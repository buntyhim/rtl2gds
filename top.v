==> flow/design.v <==
`timescale 1ns / 1ps
module lcd_top(
    output reg LCD_RS,
    output reg LCD_RW,
    output reg LCD_E,
    output reg[7:0] DATA,
    input [7:0] DATA_IN,
    input neg_sign,
    input clk
    );
    parameter str_len = 9;
    reg [31:0]count=0;
    reg [7:0]data;
    reg [1:0]state =0;
    reg [1:0]new_state=0 ;
    reg init_done=0;
    reg [str_len*8-1:0]string = "Result : ";
    reg [3:0]i = str_len-1;
    parameter S0 = 2'b00,
            S1 = 2'b01,
            S2 = 2'b10;
    always @(DATA_IN)begin
        data<= DATA_IN | 8'h0x30;
        new_state <= (init_done)?S1:S0;
    end
    always @(new_state)begin
        state<=new_state;
        end
    always @(posedge clk)begin  
        count <= (state==S2&&init_done)?0:count + 1;
        case(state)
        S0  :   case(count)
                 80 : begin LCD_RS <= 1'b0;  LCD_RW <= 1'b0;   LCD_E <= 1'b0;  end
                 100: begin LCD_E <= 1'b0; LCD_RS <= 1'b0; end
                 10000:   DATA <= 8'h0x30;       
                 10100:      LCD_E <= 1'b1;
                 10300:      LCD_E <= 1'b0; 
                 12000:   DATA <= 8'h0x30;       
                 12100:      LCD_E <= 1'b1;
                 12300:      LCD_E <= 1'b0; 
                 14000:   DATA <= 8'h0x30;       
                 14100:      LCD_E <= 1'b1;
                 14300:      LCD_E <= 1'b0; 
                 16000:   DATA <= 8'h0x38;       
                 16100:      LCD_E <= 1'b1;
                 16300:      LCD_E <= 1'b0;      
                 40000:  DATA <= 8'h0x0E;        
                 40100:      LCD_E <= 1'b1;
                 40300:      LCD_E <= 1'b0;      
                 60000:  DATA <= 8'h0x06;        
                 60100:      LCD_E <= 1'b1;
                 60300:      LCD_E <= 1'b0;      
                 80000:  begin LCD_RS = 1'b1;  DATA = string[8*i +: 7]; end   
                 80100:      LCD_E <= 1'b1;
                 80300:      begin    LCD_E <= 1'b0; i = i-1; end
                 100000: begin LCD_RS = 1'b1; DATA = string[8*i +: 7];end
                 100100:      LCD_E <= 1'b1;
                 100300:      begin    LCD_E <= 1'b0; i = i-1; end
                 120000:  begin LCD_RS = 1'b1;  DATA = string[8*i +: 7]; end 
                 120100:      LCD_E <= 1'b1;
                 120300:      begin    LCD_E <= 1'b0; i = i-1; end
                 140000:  begin LCD_RS = 1'b1;  DATA = string[8*i +: 7];end 
                 140100:      LCD_E <= 1'b1;
                 140300:      begin    LCD_E <= 1'b0; i = i-1; end
                 160000:  begin LCD_RS = 1'b1;  DATA = string[8*i +: 7];end  
                 160100:      LCD_E <= 1'b1;
                 160300:      begin    LCD_E <= 1'b0; i = i-1; end
                 200000:  begin LCD_RS = 1'b1; DATA = string[8*i +: 7]; end  
                 200100:      LCD_E <= 1'b1;
                 200300:      begin    LCD_E <= 1'b0; i = i-1; end
                 220000:    begin LCD_RS = 1'b1; DATA = string[8*i +: 7]; end
                 220100:      LCD_E <= 1'b1;
                 220300:      begin    LCD_E <= 1'b0; i = i-1; end
                 240000:    begin LCD_RS = 1'b1; DATA = string[8*i +: 7]; end
                 240100:      LCD_E <= 1'b1;
                 240300:      begin    LCD_E <= 1'b0; i = i-1; end
                 260000:    begin LCD_RS = 1'b1;  DATA = string[8*i +: 7]; end
                 260100:      LCD_E <= 1'b1;
                 260300:      begin    LCD_E <= 1'b0; i = i-1; end
                 280000:      begin    new_state<= S2;  end
                  default: ;         
            endcase
           S1   :   case(count)
                     10000:    begin LCD_RS = 1'b1;  DATA = (neg_sign)?8'h0x2D:8'h0x20; end
                     10100:      LCD_E <= 1'b1;
                     10300:      begin    LCD_E <= 1'b0; end
                     12000:    begin LCD_RS = 1'b1;  DATA = data; end
                     12100:      LCD_E <= 1'b1;
                     12300:      begin    LCD_E <= 1'b0; end
                     14000:  begin LCD_RS = 1'b0; DATA <= 8'h0x8B;end   
                     14100:      LCD_E <= 1'b1;
                     14300:      begin    LCD_E <= 1'b0;  new_state <= S2; end
                     default:     ;
                 endcase
           S2   :  ;
           default: ;
        endcase
    end
endmodule
Step by step through the tools: lcd_top

The steps from the RTL of lcd_top to its reports follow in flow order.
Line numbers count from 1 in the design file above.
Library cell names are shortened.
The mark - stands for no value.

Design top: lcd_top
Clock input: clk
Cell library: sky130hd
Corner: tt_025C_1v80

Word level

Yosys after proc, flatten, opt, wreduce and memory -nomap, before mapping. Memory bits, and registers merged into a memory's read port (data or address), are not among the register bits. Print and check cells are not counted. Equal cells are merged and count once.

Bits in registers: 46
Latch bits: 0
Bits in writable memories: 0
Memory bits (read-only): 0
Clocked read ports x word width: 0
Memory cells: 0
Word-level cells: 67

Add/subtract/negate cells: 2
$mul: 0
Divide/modulo/power cells: 0
$lt $le $gt $ge: 0
Equality and inequality tests: 47
Shift-type cells: 1
Mux-type cells: 3
Bitwise operators: 0
Reductions and logical operators: 9

Operators with widths:

| cell                                                                          | count |
| 32-bit by 18-bit equality test with 1-bit output (second input constant)      | 18 |
| 32-bit by 14-bit equality test with 1-bit output (second input constant)      | 12 |
| 32-bit by 17-bit equality test with 1-bit output (second input constant)      | 9 |
| 32-bit by 16-bit equality test with 1-bit output (second input constant)      | 6 |
| 72-bit by 8-bit variable part select with 7-bit output (first input constant) | 1 |
| 32-bit by 7-bit equality test with 1-bit output (second input constant)       | 2 |
| 8-bit case mux with 5-bit select                                              | 1 |
| 32-bit by 1-bit adder with 32-bit output (second input constant)              | 1 |
| 9-bit OR reduction                                                            | 2 |
| 17-bit OR reduction                                                           | 1 |
| 15-bit OR reduction                                                           | 1 |
| 5-bit nonzero test                                                            | 1 |
| 2-bit nonzero test                                                            | 2 |
| 4-bit by 1-bit subtractor with 4-bit output (second input constant)           | 1 |
| 1-bit case mux with 2-bit select                                              | 2 |
| 3-bit OR reduction                                                            | 1 |
| 2-bit OR reduction                                                            | 1 |

Depth

Longest topological path by Yosys (ltp), each cell counted once; first at word level (registers and memories cut), then after technology mapping (sequential cells cut; the memories' decode and read muxes count).

Word-level depth: 3
ABC_AREA: 0
Depth in mapped cells: 8
Depth with buffers taken out: 8

Synthesis result

Yosys stat after the flow's synthesis: flattened, memories mapped to cells. It holds for the ABC_AREA given above (unset counts as 0); a run with the other value may have another netlist.

Cells by type:

| cell     | count |
| dfxtp_1  | 32 |
| edfxtp_1 | 13 |
| xnor2_1  | 22 |
| nand3_1  | 25 |
| nand4_1  | 18 |
| ha_1     | 8 |
| nand2_1  | 24 |
| xor2_1   | 9 |
| buf_4    | 10 |
| and3_1   | 10 |
| inv_1    | 14 |
| and4bb_2 | 4 |
| nor3_1   | 10 |
| nor4_1   | 8 |
| nor2_1   | 12 |
| nor4b_2  | 3 |
| nor2b_1  | 6 |
| a41oi_1  | 4 |

Not listed: further types 46, cells in them 98.

Standard cells after synthesis: 330
Chip area (Yosys): 3000.4 sq um
Flip-flop cells: 45
Buffers: 26

Worst setup path after synthesis

Path of least setup slack by OpenSTA after synthesis, without wires, with an ideal clock, recovery checks aside; 20% of the period is set as input and as output delay. Where synthesis merged equal registers, the netlist keeps one of their names.

Kind: reg2reg
Start: register count[4]
End: register DATA[0]
Period: 2.31 ns
Arrival: 1.912 ns
Data required time: 1.936 ns
Slack: 0.024 ns
Delay of the path: 2.286 ns
Driving pins on the path: 9
Buffers on the path: 2
Period reached after synthesis: 2.286 ns

"delay of the path" = arrival - input delay + setup time.
"driving pins on the path" counts driving pins, that of a launching flip-flop among them; a cell with two outputs on the path counts twice.
"period reached after synthesis" = period - worst setup slack (recovery checks aside). The figure is calculated, with input and output delays left at 20% of the set period.
The rows between start and end are the longest chain of elaborated cells between them; the timing report does not say that the signal goes this way. Where chains are equally long, one stands for them.
Each line given opens the expression or statement behind the cell; cells for indexed reads and writes are added by Yosys, which also makes memories of some case tables.
A register here has more assigning lines than the two given.
Only ways into the end's enable, where the timed path ends, are counted here.

Cells stage by stage: dfxtp_1 > buf_4 > nor4_2 > nand4_1 > a211oi_1 > a31oi_1 > a2111o_1 > buf_6 > o211ai_1
Length of the longest elaborated chain: 3

Ends and longest elaborated chain, post-synthesis:

| element                                          | line | text |
| from (decl)                                      | 12   | `reg [31:0]count=0;` |
| from (assign)                                    | 30   | `count <= (state==S2&&init_done)?0:count + 1;` |
| 32-bit by 14-bit equality test with 1-bit output | 32   | `S0  :   case(count)` |
| 3-bit OR reduction                               | -    |  |
| 5-bit nonzero test                               | -    |  |
| to (assign)                                      | 35   | `10000:   DATA <= 8'h0x30;` |
| to (assign)                                      | 38   | `12000:   DATA <= 8'h0x30;` |
| to (decl)                                        | 6    | `output reg[7:0] DATA,` |

Worst path after layout

From the final timing report of record 1: the path of least setup slack in the routed layout; clock arrival at registers is part of the times.

Kind: reg2reg
Start: register count[12]
End: register i[3]
Period: 2.82 ns
Arrival: 2.39 ns
Data required time: 2.83 ns
Slack: 0.43 ns
Driving pins on the path: 8
Buffers on the path: 1

The rows between start and end are the longest chain of elaborated cells between them; the timing report does not say that the signal goes this way. Where chains are equally long, one stands for them.
A register here has more assigning lines than the two given.

Cells stage by stage: dfxtp_1 > buf_4 > or4b_2 > o41ai_2 > a311o_1 > o311a_1 > o21bai_1 > inv_1
Length of the longest elaborated chain: 2

Ends and longest elaborated chain, after layout:

| element                                          | line | text |
| from (decl)                                      | 12   | `reg [31:0]count=0;` |
| from (assign)                                    | 30   | `count <= (state==S2&&init_done)?0:count + 1;` |
| 32-bit by 18-bit equality test with 1-bit output | 32   | `S0  :   case(count)` |
| 9-bit OR reduction                               | -    |  |
| to (assign)                                      | 55   | `80300:      begin    LCD_E <= 1'b0; i = i-1; end` |
| to (assign)                                      | 58   | `100300:      begin    LCD_E <= 1'b0; i = i-1; end` |
| to (decl)                                        | 18   | `reg [3:0]i = str_len-1;` |

# Flow runs of lcd_top

2 stored runs of lcd_top in the flow (synthesis by Yosys, layout by OpenROAD, sky130hd cells), in arbitrary order. Constraints: input delay and output delay 20% of the set period each, output load 0.01 pF.
"clock period achieved" is the run's clock period less its worst setup slack. It is reckoned from that one timing run; input and output delays stay at 20% of the period that was set.
"allowed time less slack (worst setup path)" = time allowed to the worst setup path (clock period - input delay - output delay, where it has them) - its slack; a late launch clock adds to it, a late capture clock takes from it.
"total power after layout": no workload was simulated; the value follows from the tool's default switching activity.

## Record 1

==> flow/run.sh <==
#!/bin/bash
# the make line also repeats the synthesis and layout settings of config.mk as NAME=value (left out here)
make -C /OpenROAD-flow-scripts/flow DESIGN_CONFIG=/design/flow/config.mk WORK_HOME=/design/flow/orfs CLKGATE_MAP_FILE= finish
==> flow/config.mk <==
export PLATFORM = sky130hd
export DESIGN_NAME = lcd_top
export DESIGN_NICKNAME = lcd_top
export VERILOG_FILES = /design/flow/design.v
export SDC_FILE = /design/flow/constraint.sdc
export NUM_CORES = 4
export LEC_CHECK = 0
export CAP_MARGIN = 0
export CORE_MARGIN = 10
export CORE_UTILIZATION = 43
export CTS_CLUSTER_SIZE = 75
export GPL_ROUTABILITY_DRIVEN = 1
export PLACE_DENSITY_LB_ADDON = 0.28
export SETUP_SLACK_MARGIN = 0.26
export SLEW_MARGIN = 20
==> flow/constraint.sdc <==
create_clock -name core_clock -period 2.82 [get_ports {clk}]
set_input_delay 0.5640 -clock core_clock [delete_from_list [all_inputs] [get_ports {clk}]]
set_output_delay 0.5640 -clock core_clock [all_outputs]
set_load 0.01 [all_outputs]

| result of record 1 | value |
|---|---|
| setup TNS | 0.000 ns |
| netlist area reported by Yosys | 3000.4 sq um |
| allowed time less slack (worst setup path) | 2.39 ns |
| worst setup path type | reg2reg |
| final utilization | 49.4 % |
| area inside the die boundary | 10718.5 sq um |
| setup slack of the critical path | 0.434 ns |
| total power after layout | 1065 uW |
| clock period achieved | 2.386 ns |
| post-route worst hold slack | 0.482 ns |
| std-cell area (final layout) | 3353.2 sq um |

## Record 2

==> flow/run.sh <==
#!/bin/bash
# the make line also repeats the synthesis and layout settings of config.mk as NAME=value (left out here)
make -C /OpenROAD-flow-scripts/flow DESIGN_CONFIG=/design/flow/config.mk WORK_HOME=/design/flow/orfs CLKGATE_MAP_FILE= finish
==> flow/config.mk <==
export PLATFORM = sky130hd
export DESIGN_NAME = lcd_top
export DESIGN_NICKNAME = lcd_top
export VERILOG_FILES = /design/flow/design.v
export SDC_FILE = /design/flow/constraint.sdc
export NUM_CORES = 4
export LEC_CHECK = 0
export CAP_MARGIN = 30
export CORE_ASPECT_RATIO = 0.59
export CORE_MARGIN = 2
export CORE_UTILIZATION = 31
export MAX_ROUTING_LAYER = met5
export MIN_ROUTING_LAYER = met2
export PLACE_DENSITY_LB_ADDON = 0.1
export SETUP_SLACK_MARGIN = -0.16
export SLEW_MARGIN = 5
==> flow/constraint.sdc <==
create_clock -name core_clock -period 2.8 [get_ports {clk}]
set_input_delay 0.5600 -clock core_clock [delete_from_list [all_inputs] [get_ports {clk}]]
set_output_delay 0.5600 -clock core_clock [all_outputs]
set_load 0.01 [all_outputs]

| result of record 2 | value |
|---|---|
| post-route worst hold slack | 0.464 ns |
| setup slack of the critical path | 0.073 ns |
| clock period achieved | 2.727 ns |
| final utilization | 37.2 % |
| netlist area reported by Yosys | 3000.4 sq um |
| setup TNS | 0.000 ns |
| area inside the die boundary | 10508.9 sq um |
| total power after layout | 1362 uW |
| std-cell area (final layout) | 3477.1 sq um |
| allowed time less slack (worst setup path) | 2.73 ns |
| worst setup path type | reg2reg |
